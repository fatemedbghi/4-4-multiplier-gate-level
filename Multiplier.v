==> flow/design.v <==
`timescale 1ns/1ns
module controller(input start, clk, enable, output rst, ld, s0, s1, s2);
    wire A, B, C;
    wire _A, _B, _C;
    wire and_A_1, and_A_2, and_B_1, and_B_2, and_C_1, and_C_2, and_C_3;
    wire and_s0_1, and_s0_2, and_s1_1, and_s1_2, and_s2_1, and_s2_2;
    wire and_ld_1, and_ld_2, and_ld_3, or_ld;
    and GA1(and_A_1, A, ~B);
    and GA2(and_A_2, ~A, B, C);
    or GA3(_A, and_A_1, and_A_2);
    D_flip_flop D_A(_A, clk, enable, A);
    and GB1(and_B_1, ~B, C);
    and GB2(and_B_2, ~A, B, ~C);
    or GB(_B, and_B_1, and_B_2);
    D_flip_flop D_B(_B, clk, enable, B);
    and GC1(and_C_1, ~A, ~C, start);
    and GC2(and_C_2, ~A, B, ~C);
    and GC3(and_C_3, A, ~B, ~C);
    or GC4(_C, and_C_1, and_C_2, and_C_3);
    D_flip_flop D_C(_C, clk, enable, C);
    and G_ld_1(and_ld_1, ~A, B);
    and G_ld_2(and_ld_2, B, ~C);
    and G_ld_3(and_ld_3, A, ~B);
    or G_ld_4(ld, and_ld_1, and_ld_2, and_ld_3);
    and G_rst(rst, ~A, ~B, C);
    and G_s0_1(and_s0_1, ~A, B, C);
    and G_s0_2(and_s0_2, A, ~B, C);
    or G_s0_3(s0, and_s0_1, and_s0_2);
    and G_s1_1(and_s1_1, A, ~B, ~C);
    and G_s1_2(and_s1_2, ~A, B, C);
    or G_s1_3(s1, and_s1_1, and_s1_2);
    and G_s2_1(and_s2_1, ~A, B, C);
    and G_s2_2(and_s2_2, A, ~B, C);
    or G_s2_3(s2, and_s2_1, and_s2_2);
endmodule 
`timescale 1ns/1ns
module D_flip_flop(input D, clk, rst, output reg Q);
    always @(posedge clk, posedge rst) begin
        if(rst) Q <= 1'b0;
        else Q <= D; 
    end 
endmodule
`timescale 1ns/1ns
module multiplier_4(input[3:0]a, input[3:0]b, input clk, enable, start, output [7:0]result);
    wire rst, ld, s0, s1, s2;
    datapath data_path(a, b, rst, clk, ld, s0, s1, s2, result);
    controller control(start, clk, enable, rst, ld, s0, s1, s2);
endmodule
`timescale 1ns/1ns
module adder_1(input a,b,ci, output s,co);
  wire i,j,k;
  xor xor1(i,a,b);
  xor xor2(s,i,ci);
  and and1(j,a,b);
  and and2(k,i,ci);
  or or1(co,j,k);
endmodule
`timescale 1ns/1ns
module adder(input [7:0]a, input [7:0]b, output [7:0]s);
  supply0 Gnd;
  wire [7:0]co;
  adder_1 add1(a[0],b[0],Gnd,s[0],co[0]);
  adder_1 add2(a[1],b[1],co[0],s[1],co[1]);
  adder_1 add3(a[2],b[2],co[1],s[2],co[2]);
  adder_1 add4(a[3],b[3],co[2],s[3],co[3]);
  adder_1 add5(a[4],b[4],co[3],s[4],co[4]);
  adder_1 add6(a[5],b[5],co[4],s[5],co[5]);
  adder_1 add7(a[6],b[6],co[5],s[6],co[6]);
  adder_1 add8(a[7],b[7],co[6],s[7],co[7]);
endmodule
`timescale 1ns/1ns
module datapath(input[3:0]a, input[3:0]b, input rst, clk, ld, s0, s1, s2, output [7:0]c);
  wire [3:0] a1, b1, m_out;
  wire [1:0] m_in1, m_in2;
  wire [7:0] sign_out, shift_out, mux_out, add_out;
  register_4 reg4_1(a, clk, rst, ld, a1);
  two_mux mux1(a1[3:2], a1[1:0], s0, m_in1);
  register_4 reg4_2(b, clk, rst, ld, b1);
  two_mux mux2(b1[3:2], b1[1:0], s1, m_in2);
  two_mult mult(m_in1, m_in2, m_out);
  zero_extend ext(m_out, sign_out);
  shift_left_8 shl(c, shift_out);
  two_mux_8 mux3(c, shift_out, s2, mux_out);
  adder add(sign_out, mux_out, add_out);
  register_8 reg8(add_out, clk, rst, ld, c);
endmodule
`timescale 1ns/1ns
module register_1(input a, input clk,rst,ld, output reg b);
  always@(posedge clk , posedge rst) begin
    if (rst) b = 1'b0;
    else if (ld) b <= a;
  end
endmodule
`timescale 1ns/1ns
module register_4(input[3:0]a, input clk,rst,ld, output [3:0]b);
  register_1 reg1(a[3],clk,rst,ld,b[3]);
  register_1 reg2(a[2],clk,rst,ld,b[2]);
  register_1 reg3(a[1],clk,rst,ld,b[1]);
  register_1 reg4(a[0],clk,rst,ld,b[0]);
endmodule
`timescale 1ns/1ns
module register_8(input[7:0]a, input clk,rst,ld, output [7:0]b);
  register_1 reg1(a[7],clk,rst,ld,b[7]);
  register_1 reg2(a[6],clk,rst,ld,b[6]);
  register_1 reg3(a[5],clk,rst,ld,b[5]);
  register_1 reg4(a[4],clk,rst,ld,b[4]);
  register_1 reg5(a[3],clk,rst,ld,b[3]);
  register_1 reg6(a[2],clk,rst,ld,b[2]);
  register_1 reg7(a[1],clk,rst,ld,b[1]);
  register_1 reg8(a[0],clk,rst,ld,b[0]);
endmodule
`timescale 1ns/1ns
module shift_left_8(input [7:0]a, output [7:0]b);
  supply1 Vdd;
  supply0 Gnd;
  or or1(b[7],Gnd,a[5]);
  or or2(b[6],Gnd,a[4]);
  or or3(b[5],Gnd,a[3]);
  or or4(b[4],Gnd,a[2]);
  or or5(b[3],Gnd,a[1]);
  or or6(b[2],Gnd,a[0]);
  not not1(b[1],Vdd);
  not not2(b[0],Vdd);
endmodule
`timescale 1ns/1ns
module zero_extend(input [3:0]a, output [7:0]b);
  supply1 Vdd;
  supply0 Gnd;
  not not1(b[7],Vdd);
  not not2(b[6],Vdd);
  not not3(b[5],Vdd);
  not not4(b[4],Vdd);
  or or1(b[3],Gnd,a[3]);
  or or2(b[2],Gnd,a[2]);
  or or3(b[1],Gnd,a[1]);
  or or4(b[0],Gnd,a[0]);
endmodule
`timescale 1ns/1ns
module two_mux(input [1:0]a, input [1:0]b, input s, output [1:0]c);
  wire snot,i,j,k,l;
  not not1(snot,s);
  and and1(i,snot,b[0]);
  and and2(j,snot,b[1]);
  and and3(k,s,a[0]);
  and and4(l,s,a[1]);
  or or1(c[0],i,k);
  or or2(c[1],j,l);
endmodule
`timescale 1ns/1ns
module two_mux_8(input [7:0]a, input [7:0]b, input s, output [7:0]c);
  two_mux mux1(a[1:0], b[1:0], s, c[1:0]);
  two_mux mux2(a[3:2], b[3:2], s, c[3:2]);
  two_mux mux3(a[5:4], b[5:4], s, c[5:4]);
  two_mux mux4(a[7:6], b[7:6], s, c[7:6]);
endmodule
`timescale 1ns/1ns
module two_mult(input [1:0]a ,input [1:0]b , output [3:0]c);
  wire a0,a1,b0,b1,i,j,k,l,m,n;
  and and1(c[0],a[0],b[0]);
  not inv1(a0, a[0]);
  not inv2(a1, a[1]);
  not inv3(b0, b[0]);
  not inv4(b1, b[1]);
  and and2(i, a[1],b1,b[0]);
  and and3(j, a1,a[0],b[1]);
  and and4(k, a[0],b[1],b0);
  and and5(l, a[1],a0,b[0]);
  or or1(c[1],i,j,k,l);
  and and6(m,a[1],a0,b[1]);
  and and7(n,a[1],b[1],b0);
  or or2(c[2],m,n);
  and and8(c[3],a[0],a[1],b[0],b[1]);
endmodule
# Step by step through the tools: multiplier_4
# The steps from the RTL of multiplier_4 to its reports follow in flow order.
# Line numbers count from 1 in the design file above.
# Operators carry their Yosys type and port widths (W data, S select, Z words).
# A cell with - has no value.
# design
design,multiplier_4
clock,clk
library,sky130hd
corner,tt_025C_1v80

# Word-level counts
# Counts by Yosys on the flattened word-level netlist (proc, flatten, opt, wreduce; memories kept). Register bits leave out memories and registers merged into their read ports (data or address); mux counts leave out enables and synchronous resets folded into registers. Print and check cells are left out. Cells with the same type and inputs are merged into one.
# op_classes
n_addsub,0
mul,0
div,0
n_cmp,0
equal,0
shift,0
muxes,0
logic,104
reduce_logical,0
# op_table
cell,count
$and A1 B1 Y1,59
$or A1 B1 Y1,25
$xor A1 B1 Y1,11
$not A1 Y1,9
# word_totals
reg_bits,19
latch_bits,0
mem_bits_rw,0
romBits,0
clocked_rd_ports_x_width,0
mem_count,0
input_bits,11

# Logic depth
# Longest topological path by Yosys (ltp), each cell counted once; first at word level (registers and memories cut), then after technology mapping (sequential cells cut; the memories' decode and read muxes count).
# depth
word_depth,24
abc_area,0
depth_mapped,18
depth_no_buf,17

# After synthesis
# Source: synth_stat.txt of the flow (Yosys; design flattened, memories mapped). It holds for the ABC_AREA given above (unset counts as 0); a run with the other value may have another netlist.
# Totals and module areas in this step are rounded.
# mapped
cell_count,104
synth_area_um2,1250
seq_area_um2,475
ffs,19
buf_cells,14
# by_type
type,count,type_area_um2
sky130_fd_sc_hd__dfrtp_1,19,475.456
sky130_fd_sc_hd__mux2_2,12,135.13
sky130_fd_sc_hd__mux2_4,8,120.115
sky130_fd_sc_hd__buf_4,8,60.058
sky130_fd_sc_hd__fa_1,3,60.058
sky130_fd_sc_hd__ha_1,4,50.048
sky130_fd_sc_hd__buf_6,4,45.043
sky130_fd_sc_hd__xor2_4,1,27.526
sky130_fd_sc_hd__nand2_1,7,26.275
sky130_fd_sc_hd__o221ai_1,3,26.275
sky130_fd_sc_hd__and3_1,4,25.024
sky130_fd_sc_hd__buf_12,1,20.019
sky130_fd_sc_hd__inv_1,5,18.768
sky130_fd_sc_hd__a21boi_0,2,15.014
sky130_fd_sc_hd__a21o_1,2,15.014
sky130_fd_sc_hd__nor2_1,3,11.261
sky130_fd_sc_hd__mux2i_1,1,10.01
sky130_fd_sc_hd__nor3_1,2,10.01
# Other cell types: 14; their cells: 15.
# By module: a second synthesis without flattening, with its own total; a netlist apart from the flattened one above.
# hier_totals
hier_cells,114
hier_area_um2,1350
# Rows give one instance, submodules left out.
# modules
mod,instances,cells,mod_area_um2,seq_area_um2
register_1,16,3,43.8,25.0
adder_1,8,1,20.0,0.0
two_mux,6,2,22.5,0.0
controller,1,14,97.6,0.0
D_flip_flop,3,2,28.8,25.0
shift_left_8,1,9,63.8,0.0
zero_extend,1,9,63.8,0.0
two_mult,1,7,38.8,0.0
adder,1,1,3.8,0.0
datapath,1,0,0.0,0.0
multiplier_4,1,0,0.0,0.0
register_4,2,0,0.0,0.0
register_8,1,0,0.0,0.0
two_mux_8,1,0,0.0,0.0

# Timing after synthesis
# Source: OpenSTA report_checks on the synthesized netlist (no wires, ideal clock, input and output delay 20% of the period each), path of least setup slack; recovery checks are left aside. Register names are those of the netlist, which keeps one name where synthesis merged equal registers.
# synth_timing
kind,register to register
from,reg control.D_B.Q
to,reg data_path.reg8.reg1.b
period_ns,3.76
setup_ns,0.130
t_first_pin_ns,0.000
t_arrival_ns,3.468
path_slack_ns,0.163
delay_ns,3.598
path_stages,18
path_buffers,1
synth_period_reached_ns,3.597
# "delay_ns" is the arrival time less input delay plus setup time.
# "path_stages" counts driving pins, that of a launching flip-flop among them; a cell with two outputs on the path counts twice.
# "synth_period_reached_ns" = period - worst setup slack (recovery checks aside). The figure is calculated, with input and output delays left at 20% of the set period.
# The rows between start and end are the longest chain of elaborated cells between them; the timing report does not say that the signal goes this way. Where chains are equally long, one stands for them.
# Each line given opens the expression or statement behind the cell; cells for indexed reads and writes are added by Yosys, which also makes memories of some case tables.
# synth_via
path_cell_list,sky130_fd_sc_hd__dfrtp_1 > sky130_fd_sc_hd__buf_6 > sky130_fd_sc_hd__or3b_1 > sky130_fd_sc_hd__a21o_1 > sky130_fd_sc_hd__o21ai_1 > sky130_fd_sc_hd__nor2_1 > sky130_fd_sc_hd__ha_1 > sky130_fd_sc_hd__inv_1 > sky130_fd_sc_hd__fa_1 > sky130_fd_sc_hd__inv_1 > sky130_fd_sc_hd__fa_1 > sky130_fd_sc_hd__fa_1 > sky130_fd_sc_hd__ha_1 > sky130_fd_sc_hd__ha_1 > sky130_fd_sc_hd__ha_1 > sky130_fd_sc_hd__or2_2 > sky130_fd_sc_hd__o32ai_1 > sky130_fd_sc_hd__a31oi_1
elab_chain_cells,24
cells_between,85
# synth_lines
element,line_no,rtl
"start, declared",37,"module D_flip_flop(input D, clk, rst, output reg Q);"
"start, assigned",39,if(rst) Q <= 1'b0;
"start, assigned",40,else Q <= D;
$not A1 Y1,29,"and G_s1_1(and_s1_1, A, ~B, ~C);"
$and A1 B1 Y1 (2 in a row),29,
$or A1 B1 Y1,31,"or G_s1_3(s1, and_s1_1, and_s1_2);"
$not A1 Y1,141,"not not1(snot,s);"
$and A1 B1 Y1,143,"and and2(j,snot,b[1]);"
$or A1 B1 Y1,147,"or or2(c[1],j,l);"
$not A1 Y1,163,"not inv4(b1, b[1]);"
[7 not listed],-,
$or A1 B1 Y1,56,"or or1(co,j,k);"
$and A1 B1 Y1,55,"and and2(k,i,ci);"
$or A1 B1 Y1,56,
$and A1 B1 Y1,55,
$or A1 B1 Y1,56,
$and A1 B1 Y1 (3 in a row),55,
$xor A1 B1 Y1,53,"xor xor2(s,i,ci);"
"end, assigned",90,if (rst) b = 1'b0;
"end, assigned",91,else if (ld) b <= a;
"end, declared",88,"module register_1(input a, input clk,rst,ld, output reg b);"

# Worst path after layout
# From the final timing report of job 2: the path of least setup slack in the routed layout; clock arrival at registers is part of the times.
# layout_timing
kind,register to register
from,reg control.D_B.Q
to,reg data_path.reg8.reg1.b
period_ns,4.2
setup_ns,0.12
t_first_pin_ns,0.25
t_arrival_ns,4.00
path_slack_ns,0.33
path_stages,17
path_buffers,0
# The rows between start and end are the longest chain of elaborated cells between them; the timing report does not say that the signal goes this way. Where chains are equally long, one stands for them.
# layout_via
path_cell_list,sky130_fd_sc_hd__dfrtp_1 > sky130_fd_sc_hd__or3b_1 > sky130_fd_sc_hd__a21o_1 > sky130_fd_sc_hd__o21ai_1 > sky130_fd_sc_hd__nor2_1 > sky130_fd_sc_hd__ha_1 > sky130_fd_sc_hd__inv_1 > sky130_fd_sc_hd__fa_1 > sky130_fd_sc_hd__inv_1 > sky130_fd_sc_hd__fa_1 > sky130_fd_sc_hd__fa_1 > sky130_fd_sc_hd__ha_1 > sky130_fd_sc_hd__ha_1 > sky130_fd_sc_hd__ha_1 > sky130_fd_sc_hd__or2_2 > sky130_fd_sc_hd__o32ai_1 > sky130_fd_sc_hd__a31oi_1
elab_chain_cells,24
cells_between,85
# layout_lines
element,line_no,rtl
"start, declared",37,"module D_flip_flop(input D, clk, rst, output reg Q);"
"start, assigned",39,if(rst) Q <= 1'b0;
"start, assigned",40,else Q <= D;
$not A1 Y1,29,"and G_s1_1(and_s1_1, A, ~B, ~C);"
$and A1 B1 Y1 (2 in a row),29,
$or A1 B1 Y1,31,"or G_s1_3(s1, and_s1_1, and_s1_2);"
$not A1 Y1,141,"not not1(snot,s);"
$and A1 B1 Y1,143,"and and2(j,snot,b[1]);"
$or A1 B1 Y1,147,"or or2(c[1],j,l);"
$not A1 Y1,163,"not inv4(b1, b[1]);"
[7 not listed],-,
$or A1 B1 Y1,56,"or or1(co,j,k);"
$and A1 B1 Y1,55,"and and2(k,i,ci);"
$or A1 B1 Y1,56,
$and A1 B1 Y1,55,
$or A1 B1 Y1,56,
$and A1 B1 Y1 (3 in a row),55,
$xor A1 B1 Y1,53,"xor xor2(s,i,ci);"
"end, assigned",90,if (rst) b = 1'b0;
"end, assigned",91,else if (ld) b <= a;
"end, declared",88,"module register_1(input a, input clk,rst,ld, output reg b);"

# Flow measurements of multiplier_4 on sky130hd: 2 stored runs with different settings, listed in no order. Input and output delays are each 20% of the period that was set; the output load is 0.01 pF.
# "achieved_clock_period_ns": clock period set for the run, less the worst setup slack. It is reckoned from that one timing run; input and output delays stay at 20% of the period that was set.
# "timing.worst_path_ns" means the part of the period allowed to the worst setup path (the constraints hold back 20% at inputs and 20% at outputs) less its slack; where the path has registers, the arrival times of their clocks count too.
# "design_power_mw" rests on the timing tool's default activity at the inputs, not on a simulated workload.
# Measured values are rounded.
# Among the settings, n/a means not set for that run.
# A result given as n/a is not shown for that run.
run name,period_ns,CORE_UTILIZATION,PLACE_DENSITY_LB_ADDON,CELL_PAD_IN_SITES_GLOBAL_PLACEMENT,CELL_PAD_IN_SITES_DETAIL_PLACEMENT,ABC_AREA,GPL_TIMING_DRIVEN,GPL_ROUTABILITY_DRIVEN,CTS_CLUSTER_DIAMETER,CAP_MARGIN,MIN_ROUTING_LAYER,CORE_MARGIN,SLEW_MARGIN,TNS_END_PERCENT,CTS_CLUSTER_SIZE,synthesis_area_um2,design.die.area_um2,stdcell_area_um2,final_util_pct,final_setup_ws_ns,tns_setup_ns,final_hold_ws_ns,design_power_mw,achieved_clock_period_ns,timing.worst_path_ns,worst_path_kind
job 1,2.35,64,0.2,0,1,1,1,1,250,10,met1,2,20,n/a,n/a,n/a,n/a,n/a,n/a,n/a,n/a,n/a,n/a,n/a,n/a,n/a
job 2,4.2,30,0.14,n/a,n/a,0,n/a,1,214,20,n/a,9,20,85,100,1250,6840,1420,35.3,0.333,0.000,0.507,1.24,3.867,3.87,register to register
# Job 1: no final report: placement broke off with a tool error
